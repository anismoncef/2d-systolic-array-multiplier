==> flow/design.v <==
module fsm #(
    parameter ADDR_W = 10
    ) (
    input                           clk,
    input                           start,
    input                           reset,
    output logic                    load_weights,   
    output logic                    load_inputs,    
    output logic                    store_outputs, 
    output logic                    ren, 
    output logic                    wen, 
    output logic [ADDR_W -1:0]      address_o, 
    input                           valid_out 
);
reg work_in_progress    ;
reg waiting_valid        ;
always @(posedge clk) begin
    if (reset) begin
        load_weights        <= '0;
        load_inputs         <= '0;
        store_outputs       <= '0;
        work_in_progress    <= '0;
        address_o           <= '0;
        ren                 <= '0;
        wen                 <= '0;
    end 
    else if (work_in_progress) 
    begin
        if (load_weights) begin
            address_o           <=  address_o + 1 ;
            ren                 <=  1;
            wen                 <= '0;
            if (address_o == 16) 
            begin
                load_weights    <= '0;
                load_inputs     <=  1;
            end
        end 
        else if (load_inputs) 
        begin
            address_o           <=  address_o + 1 ;
            ren                 <=  1;
            wen                 <= '0;
            if (address_o == 32) 
            begin
                load_inputs     <= '0;
                waiting_valid   <=  1;
            end
        end
        else if (valid_out && waiting_valid)
        begin
            store_outputs       <= 1 ;
            waiting_valid       <= 0 ;
            address_o           <= 32;
            wen                 <= '0;
            ren                 <= '0;
        end
        else if (store_outputs) 
        begin
            wen                 <=  1;
            ren                 <= '0;
            address_o           <=  address_o + 1 ;
            if (address_o == 48) 
            begin
                store_outputs   <= '0;
                work_in_progress<= '0;
                ren             <= '0;
                wen             <= '0;
            end
        end
        else if (!waiting_valid)
        begin
            load_weights        <= '0;
            address_o           <=  address_o ;
            ren                 <= '0;
            wen                 <= '0;
        end
    end else if (start)
    begin
        work_in_progress        <=  1;
        load_weights            <=  1;
        ren                     <=  1;
        wen                     <= '0;
    end
end    
endmodule
==> Tool chain data of fsm <==
Tool output for the design above, in the order of the flow.
Lines are those of the file above, counted from 1.
{ "setup": {"design": "fsm", "clock_port": "clk", "library": "sky130hd", "pvt_corner": "tt_025C_1v80"} }

==> Elaborated design <==
Source: Yosys, flattened and elaborated, memories not mapped. Widths are those after wreduce. Registers that Yosys merges into a memory's read port (data or address) are not register bits. Print and check cells do not count. Equal cells are merged and count once.
{ "classes": {"n_addsub": 1, "equal": 6, "muxes": 36, "logic": 3, "reduce_logical": 9} }
{ "ops": {"columns": ["op", "n"], "rows": [
  ["10-bit 2-to-1 mux", 4],
  ["1-bit 2-to-1 mux", 32],
  ["10-bit by 6-bit == test with 1-bit output with constant B", 2],
  ["10-bit by 1-bit adder with 10-bit output with constant B", 1],
  ["10-bit by 5-bit == test with 1-bit output with constant B", 1],
  ["2-bit AND reduction", 3],
  ["6-bit by 5-bit inequality test with 1-bit output with constant B", 1],
  ["5-bit AND reduction", 1],
  ["2-bit by 1-bit inequality test with 1-bit output with constant B", 2],
  ["2-bit nonzero test", 2],
  ["4-bit nonzero test", 1],
  ["1-bit inverter", 3],
  ["3-bit AND reduction", 1],
  ["1-bit logical AND", 1]
]} }
{ "word_totals": {"register_bits": 17, "inputBits": 4, "out_inout_bits": 15, "wordCells": 63} }

==> Logic depth <==
Yosys ltp: most cells in a row. Word level: on the elaborated netlist, between registers, memories and ports. Mapped: between sequential cells and ports; inverters and the memories' decode and read muxes count.
{ "logic_depth": {"depth_word": 7, "abc_area": 0, "ltp_mapped": 6, "mapped_depth_nobuf": 6} }

==> Synthesis result <==
Source: synth_stat.txt of the flow (Yosys; design flattened, memories mapped). It holds for the ABC_AREA given above (unset counts as 0); a run with the other value may have another netlist.
{ "mapped": {"mapped_cells": 100, "mapped_area_um2": 877.1, "seqArea_um2": 350.3, "ff_cells": 17} }
{ "types": {"columns": ["cell", "n"], "rows": [
  ["sky130_fd_sc_hd__dfxtp_1", 16],
  ["sky130_fd_sc_hd__a21oi_1", 10],
  ["sky130_fd_sc_hd__nand2_1", 9],
  ["sky130_fd_sc_hd__or3_1", 5],
  ["sky130_fd_sc_hd__edfxtp_1", 1],
  ["sky130_fd_sc_hd__nand3_1", 6],
  ["sky130_fd_sc_hd__o21ai_0", 6],
  ["sky130_fd_sc_hd__a2111oi_4", 1],
  ["sky130_fd_sc_hd__xor2_1", 3],
  ["sky130_fd_sc_hd__ha_1", 2],
  ["sky130_fd_sc_hd__nand4_1", 4],
  ["sky130_fd_sc_hd__nor2_1", 6],
  ["sky130_fd_sc_hd__nand2b_1", 3],
  ["sky130_fd_sc_hd__xnor2_1", 2],
  ["sky130_fd_sc_hd__inv_1", 4],
  ["sky130_fd_sc_hd__nor3_1", 3],
  ["sky130_fd_sc_hd__nor3b_1", 2],
  ["sky130_fd_sc_hd__nor4b_2", 1]
]} }
Not listed: further types 16, cells in them 16.

==> Worst setup path after synthesis <==
Path of least setup slack by OpenSTA after synthesis, without wires, with an ideal clock, recovery checks aside; 20% of the period is set as input and as output delay. Where synthesis merged equal registers, the netlist keeps one of their names.
{ "synth_timing": {"path_kind": "register to register", "start": "register address_o[0]", "end": "register waiting_valid", "clock_period_ps": 2900, "t_first_pin_ps": 0, "t_arrival_ps": 1443, "t_required_ps": 2590, "setup_slack_ps": 1147, "path_delay_ps": 1753, "driving_pins": 7, "path_buffers": 0, "synth_period_reached_ps": 1753} }
"path_delay_ps" is the arrival time less input delay plus setup time.
"driving_pins" counts driving pins, that of a launching flip-flop among them; a cell with two outputs on the path counts twice.
"synth_period_reached_ps" = period - worst setup slack (recovery checks aside). The figure is calculated, with input and output delays left at 20% of the set period.
Between the ends stands the longest chain of elaborated cells between them, by number of cells; it is not shown to be the way that was timed. Of several equally long chains one is given.
A line is the first line of the expression or statement that the cell stems from. Yosys adds cells for indexed reads and writes and turns some case tables into memories.
At most two assigning lines are given for a register; there are more.
Only ways into the end's enable, where the timed path ends, are counted here.
{ "synth_between": {"path_cell_list": "sky130_fd_sc_hd__dfxtp_1 -> sky130_fd_sc_hd__inv_1 -> sky130_fd_sc_hd__ha_1 -> sky130_fd_sc_hd__nor4b_2 -> sky130_fd_sc_hd__nand2_2 -> sky130_fd_sc_hd__or3_1 -> sky130_fd_sc_hd__a211oi_2", "elab_chain_len": 3, "cells_between": 3, "cone_lines": 1, "cone_classes": "2 x eq/ne; 1 x reduce/logical"} }
{ "synth_rtl": {"columns": ["item", "line", "source"], "rows": [
  ["start, declared", 12, "output logic [ADDR_W -1:0]      address_o,"],
  ["start, assigned", 30, "address_o           <=  address_o + 1 ;"],
  ["start, assigned", 41, "address_o           <=  address_o + 1 ;"],
  ["10-bit by 6-bit == test with 1-bit output", 44, "if (address_o == 32)"],
  ["2-bit by 1-bit inequality test with 1-bit output", null, null],
  ["5-bit AND reduction", null, null],
  ["end, assigned", 47, "waiting_valid   <=  1;"],
  ["end, assigned", 53, "waiting_valid       <= 0 ;"],
  ["end, declared", 16, "reg waiting_valid        ;"]
]} }

==> Timing after layout <==
From the final timing report of job 1: the path of least setup slack in the routed layout; clock arrival at registers is part of the times.
The report prints the path's times to 10 ps; the period is as set.
{ "layout_timing": {"path_kind": "register to register", "start": "register address_o[0]", "end": "register waiting_valid", "clock_period_ps": 2320, "t_first_pin_ps": 310, "t_arrival_ps": 1740, "t_required_ps": 2340, "setup_slack_ps": 610, "driving_pins": 7, "path_buffers": 0} }
Between the ends stands the longest chain of elaborated cells between them, by number of cells; it is not shown to be the way that was timed. Of several equally long chains one is given.
At most two assigning lines are given for a register; there are more.
Only ways into the end's enable, where the timed path ends, are counted here.
{ "layout_between": {"path_cell_list": "sky130_fd_sc_hd__dfxtp_4 -> sky130_fd_sc_hd__inv_4 -> sky130_fd_sc_hd__ha_4 -> sky130_fd_sc_hd__nor4b_4 -> sky130_fd_sc_hd__nand2_2 -> sky130_fd_sc_hd__or3_4 -> sky130_fd_sc_hd__a211oi_2", "elab_chain_len": 3, "cells_between": 3, "cone_lines": 1, "cone_classes": "2 x eq/ne; 1 x reduce/logical"} }
{ "layout_rtl": {"columns": ["item", "line", "source"], "rows": [
  ["start, declared", 12, "output logic [ADDR_W -1:0]      address_o,"],
  ["start, assigned", 30, "address_o           <=  address_o + 1 ;"],
  ["start, assigned", 41, "address_o           <=  address_o + 1 ;"],
  ["10-bit by 6-bit == test with 1-bit output", 44, "if (address_o == 32)"],
  ["2-bit by 1-bit inequality test with 1-bit output", null, null],
  ["5-bit AND reduction", null, null],
  ["end, assigned", 47, "waiting_valid   <=  1;"],
  ["end, assigned", 53, "waiting_valid       <= 0 ;"],
  ["end, declared", 16, "reg waiting_valid        ;"]
]} }

Ticket comment

Stored flow runs of fsm (2 of them; Yosys, OpenROAD, sky130hd). They differ in their settings and are not a sequence. Constraints: input delay and output delay 20% of the set period each, output load 0.01 pF.
"critical path time" means the part of the period allowed to the worst setup path (the constraints hold back 20% at inputs and 20% at outputs) less its slack; where the path has registers, the arrival times of their clocks count too.
"power consumption": no workload was simulated; the value follows from the tool's default switching activity.
"critical path time" is known to 10 ps.

==> job 1: settings <==
{ "period_ns": 2.32, "CORE_UTILIZATION": 54, "SETUP_SLACK_MARGIN": 0.61, "PLACE_DENSITY_LB_ADDON": 0.14, "GPL_ROUTABILITY_DRIVEN": 1, "CAP_MARGIN": 20, "CORE_MARGIN": 2, "SLEW_MARGIN": 20 }
==> job 1: results <==
overall die area: 1,962.5 sq um
post-route utilization: 80.5 %
area of the synthesized netlist: 877.1 sq um
critical path time: 1,710 ps
kind of the worst setup path: register to register
power consumption: 0.5540 mW
total negative setup slack: 0 ps
setup slack of the critical path: 606 ps
post-route worst hold slack: 479 ps

==> job 2: settings <==
{ "period_ns": 3.63, "CORE_UTILIZATION": 32, "SETUP_SLACK_MARGIN": 0.97, "PLACE_DENSITY_LB_ADDON": 0.05, "CELL_PAD_IN_SITES_GLOBAL_PLACEMENT": 0, "TNS_END_PERCENT": 45, "ABC_AREA": 0, "GPL_ROUTABILITY_DRIVEN": 0, "CTS_CLUSTER_DIAMETER": 178, "CAP_MARGIN": 15, "CORE_MARGIN": 2, "SLEW_MARGIN": 20 }
==> job 2: results <==
post-route utilization: 43.7 %
power consumption: 0.3492 mW
setup slack of the critical path: 1,476 ps
critical path time: 1,430 ps
kind of the worst setup path: register to output
area of the synthesized netlist: 877.1 sq um
overall die area: 3,175.9 sq um
total negative setup slack: 0 ps
post-route worst hold slack: 464 ps
