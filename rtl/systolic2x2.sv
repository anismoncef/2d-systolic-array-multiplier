==> flow/design.v <==
module systolic_array_2x2 #(
  parameter BITWIDTH = 4,
  parameter N = 4,
  parameter OUTWIDTH = 8
  )
(
    input  wire                     clk,
    input  wire                     reset,
    input  wire                     preload_en,        
    input  wire  [BITWIDTH-1:0]     din0, din1,  
    output logic [OUTWIDTH-1:0]     dout0, dout1,  
    output logic                    valid_out          
);
reg [BITWIDTH-1:0] w00, w01, w10, w11;
reg [OUTWIDTH-1:0] p00, p01, p10, p11;
reg [BITWIDTH-1:0] in0, in1;
reg state;
always @(posedge clk or posedge reset) begin
    if (reset) begin
        {w00, w01, w10, w11} <= 0;
        {p00, p01, p10, p11} <= 0;
        {in0, in1} <= 0;
        {dout0, dout1} <= 0;
        valid_out <= 0;
        state <= 0;
    end else begin
        valid_out <= ~preload_en;  
        if (preload_en) begin
            if (~state) {w00, w01} <= {din0, din1};
            else {w10, w11} <= {din0, din1};
            state <= ~state;
        end else begin
            in0 <= din0;       
            in1 <= in0;        
            p00 <= $signed(in0) * $signed(w00);
            p10 <= $signed(in0) * $signed(w10) + p00;
            p01 <= $signed(in1) * $signed(w01) + p00;
            p11 <= $signed(in1) * $signed(w11) + p01 + p10 - p00;
            dout0 <= p01;
            dout1 <= p11;
        end
    end
end
endmodule
Reports on systolic_array_2x2
What the tools print for systolic_array_2x2, step after step. Lines are those of the file above, counted from 1. Operators: Yosys type, input widths -> output width; for muxes data width and select width s. Cell names lack the library's common part. Not given: --

Design top: systolic_array_2x2. Clock input: clk. Library: sky130hd. Corner: tt_025C_1v80.

Word level
Yosys after proc, flatten, opt, wreduce and memory -nomap, before mapping. Enables and synchronous resets that opt folds into registers are not counted as muxes. Memory bits, and registers merged into a memory's read port (data or address), are not among the register bits. Print and check cells are not counted. Equal cells are merged and count once.

Under register bits after elaboration stands 74. Input port bits: 11. Output and inout port bits: 17. The entry for word-level cells reads 27.

Under add/sub/neg operators stands 5. For multipliers the number is 4. For bitwise logic cells the number is 2. Under reduce/logical cells stands 2.

Operators by type and width (number): $mul 4x4->8 (4); $add 8x8->8 (4); $sub 8x8->8 (1); $reduce_and 2->1 (2); $not 1->1 (2).

Logic depth
Yosys ltp: most cells in a row. Word level: on the elaborated netlist, between registers, memories and ports. Mapped: between sequential cells and ports; inverters and the memories' decode and read muxes count.

The figure for depth after elaboration is 4. ABC_AREA: 0. For gate-level depth with buffers the number is 14. Under depth with buffers taken out stands 14.

After synthesis
Yosys stat after the flow's synthesis: flattened, memories mapped to cells. It holds for the ABC_AREA given above (unset counts as 0); a run with the other value may have another netlist.

The entry for mapped cells reads 527. The figure for cell area after synthesis is 5778.0 µm². The entry for mapped flip-flops reads 74. Under buffers stands 14.

Cell types (number): dfrtp_1 (74); fa_1 (49); ha_1 (57); mux2_2 (51); inv_1 (97); and2_1 (33); nand2_1 (46); o21ai_0 (23); xnor2_1 (12); a21o_1 (8); a211oi_2 (4); buf_2 (10); xnor3_1 (2); a21oi_1 (8); xnor2_2 (2); a221oi_2 (2); a221oi_1 (3); xor2_1 (3).

Other cell types: 25; their cells: 43.

Worst setup path after synthesis
Source: OpenSTA report_checks on the synthesized netlist (no wires, ideal clock, input and output delay 20% of the period each), path of least setup slack; recovery checks are left aside. Register names are those of the netlist, which keeps one name where synthesis merged equal registers.

Kind: register to register. From: register in1[0]. To: register p11[7]. Under clock period stands 9220 ps. The figure for launch time at the first pin is 0 ps. The figure for data arrival time is 3811 ps. The entry for data required time reads 9126 ps. Slack: 5316 ps. Path delay: 3905 ps. The figure for stages is 14. For path buffers the number is 0. Under synthesis period reached stands 3904 ps.

"path delay" = arrival - input delay + setup time. "stages" counts driving pins, that of a launching flip-flop among them; a cell with two outputs on the path counts twice. "synthesis period reached" is the clock period less the worst setup slack; recovery checks do not enter. This is arithmetic on one report: input and output delays are still those of the set period (20% each). The rows between start and end are the longest chain of elaborated cells between them; the timing report does not say that the signal goes this way. Where chains are equally long, one stands for them. Each line given opens the expression or statement behind the cell; cells for indexed reads and writes are added by Yosys, which also makes memories of some case tables.

Cells stage by stage: dfrtp_1 -> and2_1 -> fa_1 -> inv_1 -> fa_1 -> fa_1 -> inv_1 -> ha_1 -> ha_1 -> fa_1 -> a211oi_2 -> o21ai_4 -> and3_1 -> a221oi_2. Under length of the longest elaborated chain stands 4. The figure for elaborated cells between the ends (all ways) is 4. The entry for RTL lines with such cells reads 1. Those cells by class: 3 x add/sub; 1 x mul.

Ends and longest elaborated chain, post-synthesis: start, declared (RTL line 16) `reg [BITWIDTH-1:0] in0, in1;`; start, assigned (RTL line 34) `in1 <= in0;`; $mul 4x4->8 (RTL line 38) `p11 <= $signed(in1) * $signed(w11) + p01 + p10 - p00;`; $add 8x8->8 (2 in a row) (RTL line 38); $sub 8x8->8 (RTL line 38); end, assigned (RTL line 38); end, declared (RTL line 15) `reg [OUTWIDTH-1:0] p00, p01, p10, p11;`.

Timing after layout
From the final timing report of record 1: the path of least setup slack in the routed layout; clock arrival at registers is part of the times. The report prints the path's times to 10 ps; the period is as set.

Kind: register to register. From: register in1[1]. To: register p11[7]. Under clock period stands 4310 ps. The figure for launch time at the first pin is 340 ps. The figure for data arrival time is 4430 ps. The entry for data required time reads 4540 ps. Slack: 110 ps. The figure for stages is 13. For path buffers the number is 0.

The rows between start and end are the longest chain of elaborated cells between them; the timing report does not say that the signal goes this way. Where chains are equally long, one stands for them.

Cells stage by stage: dfrtp_1 -> and2_1 -> fa_1 -> fa_1 -> fa_1 -> inv_1 -> fa_1 -> inv_1 -> ha_1 -> o21ai_0 -> o21ai_4 -> and3_1 -> a221oi_2. Under length of the longest elaborated chain stands 4. The figure for elaborated cells between the ends (all ways) is 4. The entry for RTL lines with such cells reads 1. Those cells by class: 3 x add/sub; 1 x mul.

Ends and longest elaborated chain, after layout: start, declared (RTL line 16) `reg [BITWIDTH-1:0] in0, in1;`; start, assigned (RTL line 34) `in1 <= in0;`; $mul 4x4->8 (RTL line 38) `p11 <= $signed(in1) * $signed(w11) + p01 + p10 - p00;`; $add 8x8->8 (2 in a row) (RTL line 38); $sub 8x8->8 (RTL line 38); end, assigned (RTL line 38); end, declared (RTL line 15) `reg [OUTWIDTH-1:0] p00, p01, p10, p11;`.

Module systolic_array_2x2, platform sky130hd: 2 stored runs of the flow (Yosys, OpenROAD) with differing settings, in no particular order. Input and output delays are each 20% of the period that was set; the output load is 0.01 pF.

Record 1 has these settings: period_ns 4.31; CORE_UTILIZATION 41; PLACE_DENSITY_LB_ADDON 0.26; CORE_MARGIN 7; CELL_PAD_IN_SITES_DETAIL_PLACEMENT 1; ABC_AREA 0; CTS_CLUSTER_SIZE 30; CTS_CLUSTER_DIAMETER 223; CAP_MARGIN 25; SLEW_MARGIN 20. The lowest hold slack stands at 486 ps. The post-route setup TNS is 0 ps. The die size reads 17613.3 µm². The lowest setup slack stands at 110 ps. The standard-cell area after layout stands at 6603.8 µm². For the mapped cell area after synthesis the run shows 5778.0 µm².

Record 2 has these settings: period_ns 4.61; CORE_UTILIZATION 41; SETUP_SLACK_MARGIN -0.28; PLACE_DENSITY_LB_ADDON 0.07; CELL_PAD_IN_SITES_DETAIL_PLACEMENT 1; GPL_TIMING_DRIVEN 1; SLEW_MARGIN 10; MIN_ROUTING_LAYER met2; CAP_MARGIN 20; CORE_MARGIN 2. The lowest hold slack stands at 487 ps. The post-route setup TNS is 0 ps. The die size reads 15059.0 µm². The lowest setup slack stands at 391 ps. The standard-cell area after layout stands at 6523.8 µm². For the mapped cell area after synthesis the run shows 5778.0 µm².
