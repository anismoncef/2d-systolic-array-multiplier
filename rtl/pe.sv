==> flow/design.v <==
module pe #(
    parameter BITWIDTH = 4,
    parameter OUTWIDTH = 2*BITWIDTH
    ) (
    input                           clk,
    input                           compute_en,
    input                           reset,
    input                           load_weights,
    input        [BITWIDTH -1:0]    in_data,     
    input        [BITWIDTH -1:0]    in_weight,   
    output logic [BITWIDTH -1:0]    out_data,    
    output logic [BITWIDTH -1:0]    out_weight,  
    output logic [OUTWIDTH -1:0]    out_result   
);
logic res_res ;
always @(posedge clk) begin
    if (reset) begin
        out_data    <= 0;
        out_weight  <= 0;
        out_result  <= 0;
        res_res     <= 0;
    end 
    else 
    begin
        if (load_weights) 
        begin
            out_result  <= 0;
        end else if (compute_en) begin
            out_data    <= in_data;
            out_weight  <= in_weight;
            out_result  <= out_result + (in_data * in_weight);
        end
    end
end
endmodule
* Step by step through the tools: pe
What the tools print for pe, step after step. Line numbers count from 1 in the design file above. Library cell names are shortened. The mark -- stands for no value.
Design: top module pe, clock input clk, library sky130hd, timing corner tt_025C_1v80

* After elaboration
Source: Yosys, flattened and elaborated, memories not mapped. Widths are those after wreduce. Registers that Yosys merges into a memory's read port (data or address) are not register bits. Print and check cells do not count. Equal cells are merged and count once.
Storage and ports: register bits 16, input port bits 12, output and inout port bits 16, word-level cells 8
Cells by class: add/subtract/negate cells 1, multiply operators 1, bitwise operators 1, reductions and logical operators 2
Operators with widths (count):
- multiplier 4 x 4 -> 8 bit | 1
- adder 8 bit | 1
- AND reduction 2 bit | 1
- OR reduction 2 bit | 1
- inverter 1 bit | 1

* Depth
Depth = most cells in a row (Yosys ltp): at word level without a register or memory, in the mapped netlist without a sequential cell, where the memories' decode and read muxes count.
Depth: depth in word-level cells 2, ABC_AREA 0, mapped depth 13, depth with buffers taken out 13

* Mapped cells and area
Source: synth_stat.txt of the flow (Yosys; design flattened, memories mapped). It holds for the ABC_AREA given above (unset counts as 0); a run with the other value may have another netlist.
Cell types:
- dfxtp_1 | count 16, total area 320.307 um^2
- ha_1 | count 15, total area 187.68 um^2
- fa_1 | count 9, total area 180.173 um^2
- mux2i_1 | count 14, total area 140.134 um^2
- inv_1 | count 19, total area 71.318 um^2
- nor2_1 | count 17, total area 63.811 um^2
- and2_1 | count 9, total area 56.304 um^2
- nand2_1 | count 11, total area 41.29 um^2
- a21oi_1 | count 4, total area 20.019 um^2
- xnor2_1 | count 2, total area 17.517 um^2
- a21o_1 | count 2, total area 15.014 um^2
- nor2b_1 | count 2, total area 12.512 um^2
- a21boi_2 | count 1, total area 11.261 um^2
- buf_2 | count 2, total area 10.01 um^2
- nand3_1 | count 2, total area 10.01 um^2
- o21ai_1 | count 2, total area 10.01 um^2
- o32a_1 | count 1, total area 10.01 um^2
- or4b_1 | count 1, total area 10.01 um^2
Other cell types: 11; their cells: 11.
Mapped netlist: cell count 140, chip area (Yosys) 1262.5 um^2, sequential area 320.3 um^2, flip-flop cells 16, buffer cells 4

* Timing after synthesis
Path of least setup slack by OpenSTA after synthesis, without wires, with an ideal clock, recovery checks aside; 20% of the period is set as input and as output delay. Where synthesis merged equal registers, the netlist keeps one of their names.
Timing path post-synthesis: path type input -> register, start input in_weight[3], end register out_result[7], period 3510 ps, input delay 702 ps, setup time 66 ps, time at the first pin 702 ps, data arrival time 3367 ps, required time 3444 ps, setup slack 77 ps, delay of the path 2731 ps, stages on the path 11, path buffers 0, synthesis period reached 3433 ps
"delay of the path" is the arrival time less input delay plus setup time. "stages on the path": output pins that drive a net of the path, with the launching flip-flop's if there is one; two outputs of one cell count as two. "synthesis period reached" = period - worst setup slack (recovery checks aside). The figure is calculated, with input and output delays left at 20% of the set period. Between the ends stands the longest chain of elaborated cells between them, by number of cells; it is not shown to be the way that was timed. Of several equally long chains one is given. A line is the first line of the expression or statement that the cell stems from. Yosys adds cells for indexed reads and writes and turns some case tables into memories. At most two assigning lines are given for a register; there are more.
On the way, post-synthesis: cells stage by stage nand2_1 fa_1 fa_1 fa_1 inv_1 ha_1 nand2b_1 a21oi_1 a41oi_1 a21o_1 a21oi_2, cells in the longest elaborated chain 2, elaborated cells between the ends (all ways) 2, RTL lines with such cells 1, those cells by class 1 x add/sub; 1 x mul
Ends and longest elaborated chain, post-synthesis:
- start, declared | RTL line 10 | input        [BITWIDTH -1:0]    in_weight,
- multiplier 4 x 4 -> 8 bit | RTL line 31 | out_result  <= out_result + (in_data * in_weight);
- adder 8 bit | RTL line 31
- end, assigned | RTL line 27 | out_result  <= 0;
- end, assigned | RTL line 31
- end, declared | RTL line 13 | output logic [OUTWIDTH -1:0]    out_result

* Worst path after layout
Path of least setup slack in the final report of entry A (OpenROAD, finished layout, wires in). Where an end is a register, its clock arrival counts in the times. The path's times are printed in steps of 10 ps; the period is the one set.
Timing path post-layout: path type input -> register, start input in_weight[2], end register out_result[7], period 2510 ps, input delay 500 ps, setup time 60 ps, time at the first pin 500 ps, data arrival time 3100 ps, required time 2750 ps, setup slack -350 ps, stages on the path 12, path buffers 1
Between the ends stands the longest chain of elaborated cells between them, by number of cells; it is not shown to be the way that was timed. Of several equally long chains one is given. At most two assigning lines are given for a register; there are more.
On the way, post-layout: cells stage by stage buf_8 nand2_4 fa_1 fa_1 fa_1 inv_2 ha_4 nand2b_4 a21oi_4 a41oi_2 a21o_1 a21oi_2, cells in the longest elaborated chain 2, elaborated cells between the ends (all ways) 2, RTL lines with such cells 1, those cells by class 1 x add/sub; 1 x mul
Ends and longest elaborated chain, post-layout:
- start, declared | RTL line 10 | input        [BITWIDTH -1:0]    in_weight,
- multiplier 4 x 4 -> 8 bit | RTL line 31 | out_result  <= out_result + (in_data * in_weight);
- adder 8 bit | RTL line 31
- end, assigned | RTL line 27 | out_result  <= 0;
- end, assigned | RTL line 31
- end, declared | RTL line 13 | output logic [OUTWIDTH -1:0]    out_result

Subject: pe on sky130hd, stored results

Hello all,

pe through Yosys and OpenROAD on sky130hd: 2 stored runs, unordered, with their settings and measured results. The constraints put input and output delay at 20% of the set period each and load the outputs with 0.01 pF.
"time on the worst setup path": the worst setup path's part of the clock period (all of it between registers, 20% less for each end at a port) less its slack. A launch clock that arrives late makes it longer, a capture clock that arrives late makes it shorter.
"time on the worst setup path" is given in steps of 10 ps.

* Entry A | settings: period_ns 2.51; CAP_MARGIN 20; CORE_MARGIN 2; CORE_UTILIZATION 40; SLEW_MARGIN 20 | results: cell area after synthesis 1262.5 um^2; lowest setup slack -354 ps; final setup TNS -1379 ps; time on the worst setup path 2360 ps; worst setup path kind input -> register; standard-cell area after layout 1920.6 um^2; overall die area 3621.6 um^2
* Entry B | settings: period_ns 6.28; CORE_UTILIZATION 58; PLACE_DENSITY_LB_ADDON 0.06; HOLD_SLACK_MARGIN -0.04; CORE_MARGIN 8; CELL_PAD_IN_SITES_GLOBAL_PLACEMENT 0; CELL_PAD_IN_SITES_DETAIL_PLACEMENT 1; TNS_END_PERCENT 30; GPL_TIMING_DRIVEN 1; CTS_CLUSTER_SIZE 11; CTS_CLUSTER_DIAMETER 392; CAP_MARGIN 5; SLEW_MARGIN 40; MAX_ROUTING_LAYER met5 | did not finish, placement stopped with DPL-0033

Thanks
